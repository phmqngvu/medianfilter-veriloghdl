==> flow/design.v <==
module find_min_max(
	input [8 - 1 : 0] a,
	input [8 - 1 : 0] b,
	output [8 - 1 : 0] min,
	output [8 - 1 : 0] max
);
	assign min = (a > b) ? b : a;
	assign max = (a > b) ? a : b;
endmodule
module find_min_mid_max(
	input [8 - 1 : 0] a,
	input [8 - 1 : 0] b,
	input [8 - 1 : 0] c,
	output [8 - 1 : 0] min,
	output [8 - 1 : 0] mid,
	output [8 - 1 : 0] max
);
	wire [8 - 1 : 0] ab_min;
	wire [8 - 1 : 0] ab_max;
	wire [8 - 1 : 0] mid_temp;
	find_min_max u1(.a(a), .b(b), .min(ab_min), .max(ab_max));
	find_min_max u2(.a(ab_max), .b(c), .min(mid_temp), .max(max));
	find_min_max u3(.a(ab_min), .b(mid_temp), .min(min), .max(mid));
endmodule
module median_3x3(
	input clk,
	input [8 - 1 : 0] i_p0, i_p1, i_p2,
	input [8 - 1 : 0] i_p3, i_p4, i_p5,
	input [8 - 1 : 0] i_p6, i_p7, i_p8,
	output reg [8 - 1 : 0] o_median
);
	wire [8 - 1 : 0] w_r0_min, w_r0_mid, w_r0_max;
	wire [8 - 1 : 0] w_r1_min, w_r1_mid, w_r1_max;
	wire [8 - 1 : 0] w_r2_min, w_r2_mid, w_r2_max;
	find_min_mid_max u1(.a(i_p0), .b(i_p1), .c(i_p2), .min(w_r0_min), .mid(w_r0_mid), .max(w_r0_max));
	find_min_mid_max u2(.a(i_p3), .b(i_p4), .c(i_p5), .min(w_r1_min), .mid(w_r1_mid), .max(w_r1_max));
	find_min_mid_max u3(.a(i_p6), .b(i_p7), .c(i_p8), .min(w_r2_min), .mid(w_r2_mid), .max(w_r2_max));
	reg [8 - 1 : 0] r0_min, r0_mid, r0_max;
	reg [8 - 1 : 0] r1_min, r1_mid, r1_max;
	reg [8 - 1 : 0] r2_min, r2_mid, r2_max;
	wire [8 - 1 : 0] w_max_of_min, w_mid_of_mid, w_min_of_max;
	find_min_mid_max u4(.a(r0_min), .b(r1_min), .c(r2_min), .max(w_max_of_min));
	find_min_mid_max u5(.a(r0_mid), .b(r1_mid), .c(r2_mid), .mid(w_mid_of_mid));
	find_min_mid_max u6(.a(r0_max), .b(r1_max), .c(r2_max), .min(w_min_of_max));
	reg [8 - 1 : 0] max_of_min, mid_of_mid, min_of_max;
	wire [8 - 1 : 0] w_median;
	find_min_mid_max u7(.a(max_of_min), .b(mid_of_mid), .c(min_of_max), .mid(w_median));
	always @(posedge clk) begin
		r0_min <= w_r0_min; r0_mid <= w_r0_mid; r0_max <= w_r0_max; 
		r1_min <= w_r1_min; r1_mid <= w_r1_mid; r1_max <= w_r1_max; 
		r2_min <= w_r2_min; r2_mid <= w_r2_mid; r2_max <= w_r2_max; 
		max_of_min <= w_max_of_min;
		mid_of_mid <= w_mid_of_mid;
		min_of_max <= w_min_of_max;
		o_median <= w_median;
	end
endmodule
Tool chain data of median_3x3:

What the tools print for median_3x3, step after step.
Line numbers count from 1 in the design file above.
Operators: Yosys type, input widths -> output width; for muxes data width and select width s.
Not given: -

* top module: median_3x3
* clock input: clk
* library: sky130hd
* library corner: tt_025C_1v80

Elaborated design:

Yosys after proc, flatten, opt, wreduce and memory -nomap, before mapping. Enables and synchronous resets that opt folds into registers are not counted as muxes. Memory bits, and registers merged into a memory's read port (data or address), are not among the register bits. Print and check cells are not counted. Equal cells are merged and count once.

* bits in registers: 104
* input port bits: 73
* output and inout port bits: 8
* cells after elaboration: 65

* magnitude comparators: 20
* mux-type cells: 32

Operator list (count)
* $mux 8: 32
* $gt 8x8->1: 20

Logic depth:

Longest topological path by Yosys (ltp), each cell counted once; first at word level (registers and memories cut), then after technology mapping (sequential cells cut; the memories' decode and read muxes count).

* word-level depth: 6
* ABC_AREA: 0
* gate-level depth with buffers: 27
* depth with buffers taken out: 23

Synthesis result:

The flow's flattened synthesis, as Yosys stat reports it; memories are mapped. The netlist is that of the ABC_AREA named above (0 if unset); the other value can give another one.
Totals and module areas in this step are rounded.

* cell count: 1088
* cell area after synthesis: 9330 µm²
* sequential part of the area: 2080 µm²
* flip-flops: 104
* buffers: 32

Cell types
* sky130_fd_sc_hd__dfxtp_1: count 104, total area 2.08E+03 µm²
* sky130_fd_sc_hd__ha_1: count 160, total area 2001.92 µm²
* sky130_fd_sc_hd__o221a_2: count 61, total area 686.909 µm²
* sky130_fd_sc_hd__mux2_2: count 53, total area 596.822 µm²
* sky130_fd_sc_hd__mux2i_1: count 52, total area 520.499 µm²
* sky130_fd_sc_hd__nand2_1: count 129, total area 484.214 µm²
* sky130_fd_sc_hd__inv_1: count 120, total area 450.432 µm²
* sky130_fd_sc_hd__a21oi_1: count 85, total area 425.408 µm²
* sky130_fd_sc_hd__o21ai_0: count 84, total area 420.403 µm²
* sky130_fd_sc_hd__nand4_1: count 36, total area 225.216 µm²
* sky130_fd_sc_hd__nor2b_1: count 23, total area 143.888 µm²
* sky130_fd_sc_hd__nor2_1: count 38, total area 142.637 µm²
* sky130_fd_sc_hd__o211ai_1: count 15, total area 112.608 µm²
* sky130_fd_sc_hd__nand3_1: count 17, total area 85.082 µm²
* sky130_fd_sc_hd__o31ai_4: count 4, total area 85.082 µm²
* sky130_fd_sc_hd__a222oi_1: count 8, total area 80.077 µm²
* sky130_fd_sc_hd__a21oi_2: count 9, total area 78.826 µm²
* sky130_fd_sc_hd__buf_2: count 15, total area 75.072 µm²

Other cell types: 29; their cells: 75.
The figures by module come from a second, unflattened synthesis with its own total; it is not the netlist above.

* cells (unflattened synthesis): 1028
* area (unflattened synthesis): 12100 µm²

Each row is one instance without its submodules.

By module
* find_min_max: instances 21, cells 44, area 477 µm², sequential area 0.0 µm²
* median_3x3: instances 1, cells 104, area 2080 µm², sequential area 2080 µm²
* find_min_mid_max: instances 7, cells 0, area 0.0 µm², sequential area 0.0 µm²

Timing after synthesis:

Source: OpenSTA report_checks on the synthesized netlist (no wires, ideal clock, input and output delay 20% of the period each), path of least setup slack; recovery checks are left aside. Register names are those of the netlist, which keeps one name where synthesis merged equal registers.

* path kind: input -> register
* start: in i_p1[1]
* end: reg r0_mid[0]
* period: 7.52 ns
* input delay: 1.504 ns
* setup time: 0.119 ns
* launch time at the first pin: 1.504 ns
* arrival time: 6.030 ns
* data required time: 7.401 ns
* setup slack: 1.371 ns
* path delay: 4.645 ns
* driving pins on the path: 24
* path buffers: 3
* synthesis period reached: 6.149 ns

"path delay" is the arrival time less input delay plus setup time.
"driving pins on the path" counts driving pins, that of a launching flip-flop among them; a cell with two outputs on the path counts twice.
"synthesis period reached" = period - worst setup slack (recovery checks aside). The figure is calculated, with input and output delays left at 20% of the set period.
The rows between start and end are the longest chain of elaborated cells between them; the timing report does not say that the signal goes this way. Where chains are equally long, one stands for them.
A line is the first line of the expression or statement that the cell stems from. Yosys adds cells for indexed reads and writes and turns some case tables into memories.

* cell sequence: sky130_fd_sc_hd__inv_1 sky130_fd_sc_hd__ha_1 sky130_fd_sc_hd__nor2b_1 sky130_fd_sc_hd__o211ai_1 sky130_fd_sc_hd__a21oi_1 sky130_fd_sc_hd__o22ai_4 sky130_fd_sc_hd__buf_4 sky130_fd_sc_hd__mux2_2 sky130_fd_sc_hd__ha_1 sky130_fd_sc_hd__nor2b_1 sky130_fd_sc_hd__o211ai_1 sky130_fd_sc_hd__a21oi_1 sky130_fd_sc_hd__o22ai_2 sky130_fd_sc_hd__buf_4 sky130_fd_sc_hd__buf_1 sky130_fd_sc_hd__mux2i_1 sky130_fd_sc_hd__ha_1 sky130_fd_sc_hd__nor2b_1 sky130_fd_sc_hd__o211ai_1 sky130_fd_sc_hd__a21oi_1 sky130_fd_sc_hd__o22ai_2 sky130_fd_sc_hd__nand2_1 sky130_fd_sc_hd__mux2_2 sky130_fd_sc_hd__o221a_2
* length of the longest elaborated chain: 6
* elaborated cells between the ends (all ways): 7
* those cells by class: compare: 3; mux: 4

Ends and longest elaborated chain, post-synthesis
* from (decl): line 27 `input [8 - 1 : 0] i_p0, i_p1, i_p2,`
* $gt 8x8->1: line 8 `assign max = (a > b) ? a : b;`
* $mux 8: line 8
* $gt 8x8->1: line 7 `assign min = (a > b) ? b : a;`
* $mux 8: line 7
* $gt 8x8->1: line 8
* $mux 8: line 8
* to (assign): line 49 `r0_min <= w_r0_min; r0_mid <= w_r0_mid; r0_max <= w_r0_max;`
* to (decl): line 38 `reg [8 - 1 : 0] r0_min, r0_mid, r0_max;`

Worst path after layout:

From the final timing report of flow run A: the path of least setup slack in the routed layout; clock arrival at registers is part of the times.

* path kind: input -> register
* start: in i_p4[1]
* end: reg r1_min[6]
* period: 4.38 ns
* input delay: 0.88 ns
* setup time: 0.11 ns
* launch time at the first pin: 0.88 ns
* arrival time: 5.46 ns
* data required time: 4.63 ns
* setup slack: -0.83 ns
* driving pins on the path: 25
* path buffers: 4

The rows between start and end are the longest chain of elaborated cells between them; the timing report does not say that the signal goes this way. Where chains are equally long, one stands for them.

* cell sequence: sky130_fd_sc_hd__buf_8 sky130_fd_sc_hd__clkinv_4 sky130_fd_sc_hd__ha_4 sky130_fd_sc_hd__nor2b_4 sky130_fd_sc_hd__o211ai_1 sky130_fd_sc_hd__a21oi_2 sky130_fd_sc_hd__o31ai_4 sky130_fd_sc_hd__buf_12 sky130_fd_sc_hd__mux2_4 sky130_fd_sc_hd__ha_4 sky130_fd_sc_hd__and3_4 sky130_fd_sc_hd__a221o_1 sky130_fd_sc_hd__a21oi_2 sky130_fd_sc_hd__a31oi_4 sky130_fd_sc_hd__buf_12 sky130_fd_sc_hd__mux2i_1 sky130_fd_sc_hd__ha_1 sky130_fd_sc_hd__nand4_1 sky130_fd_sc_hd__nor2_2 sky130_fd_sc_hd__a21oi_2 sky130_fd_sc_hd__or2_4 sky130_fd_sc_hd__buf_6 sky130_fd_sc_hd__nor2_4 sky130_fd_sc_hd__a21oi_4 sky130_fd_sc_hd__o221a_2
* length of the longest elaborated chain: 6
* elaborated cells between the ends (all ways): 7
* those cells by class: compare: 3; mux: 4

Ends and longest elaborated chain, after layout
* from (decl): line 28 `input [8 - 1 : 0] i_p3, i_p4, i_p5,`
* $gt 8x8->1: line 8 `assign max = (a > b) ? a : b;`
* $mux 8: line 8
* $gt 8x8->1: line 7 `assign min = (a > b) ? b : a;`
* $mux 8: line 7
* $gt 8x8->1: line 7
* $mux 8: line 7
* to (assign): line 50 `r1_min <= w_r1_min; r1_mid <= w_r1_mid; r1_max <= w_r1_max;`
* to (decl): line 39 `reg [8 - 1 : 0] r1_min, r1_mid, r1_max;`

Hand-over note for median_3x3

2 stored runs of median_3x3 in the flow (synthesis by Yosys, layout by OpenROAD, sky130hd cells), in arbitrary order. Constraints: input delay and output delay 20% of the set period each, output load 0.01 pF.
"period reached": clock period set for the run, less the worst setup slack. It is reckoned from that one timing run; input and output delays stay at 20% of the period that was set.
"critical setup path time" means the part of the period allowed to the worst setup path (the constraints hold back 20% at inputs and 20% at outputs) less its slack; where the path has registers, the arrival times of their clocks count too.
"total design power" is the tool's figure for a default switching activity; nothing was simulated.
Measured values are rounded.

### Flow run A

Settings: `period_ns=4.38`, `CORE_UTILIZATION=25`, `PLACE_DENSITY_LB_ADDON=0.15`, `CORE_ASPECT_RATIO=0.7`, `CELL_PAD_IN_SITES_DETAIL_PLACEMENT=1`, `TNS_END_PERCENT=35`, `GPL_TIMING_DRIVEN=1`, `CTS_CLUSTER_SIZE=35`, `CTS_CLUSTER_DIAMETER=307`, `MIN_ROUTING_LAYER=met1`, `CAP_MARGIN=20`, `CORE_MARGIN=2`, `SLEW_MARGIN=20`

- Utilization in the final report: 40.5 %
- Mapped cell area after synthesis: 9,330 µm²
- Total design power: 0.0136 W
- Standard-cell area of the final layout: 15,000 µm²
- Period reached: 5.206 ns
- Setup total negative slack: -35.3 ns
- Worst hold slack: 0.548 ns
- Die area: 38,900 µm²
- Critical setup path time: 4.33 ns
- Critical path type: input -> register
- Worst setup slack after layout: -0.826 ns

### Flow run B

Settings: `period_ns=7.41`, `CORE_UTILIZATION=34`, `PLACE_DENSITY_LB_ADDON=0.06`, `CORE_ASPECT_RATIO=1.83`, `CORE_MARGIN=2`, `CELL_PAD_IN_SITES_DETAIL_PLACEMENT=1`, `CTS_CLUSTER_SIZE=26`, `CAP_MARGIN=20`, `SLEW_MARGIN=20`

- Utilization in the final report: 40.1 %
- Mapped cell area after synthesis: 9,330 µm²
- Total design power: 0.00616 W
- Standard-cell area of the final layout: 10,900 µm²
- Period reached: 6.820 ns
- Setup total negative slack: 0.000 ns
- Worst hold slack: 0.536 ns
- Die area: 28,900 µm²
- Critical setup path time: 5.34 ns
- Critical path type: input -> register
- Worst setup slack after layout: 0.590 ns

End of note.
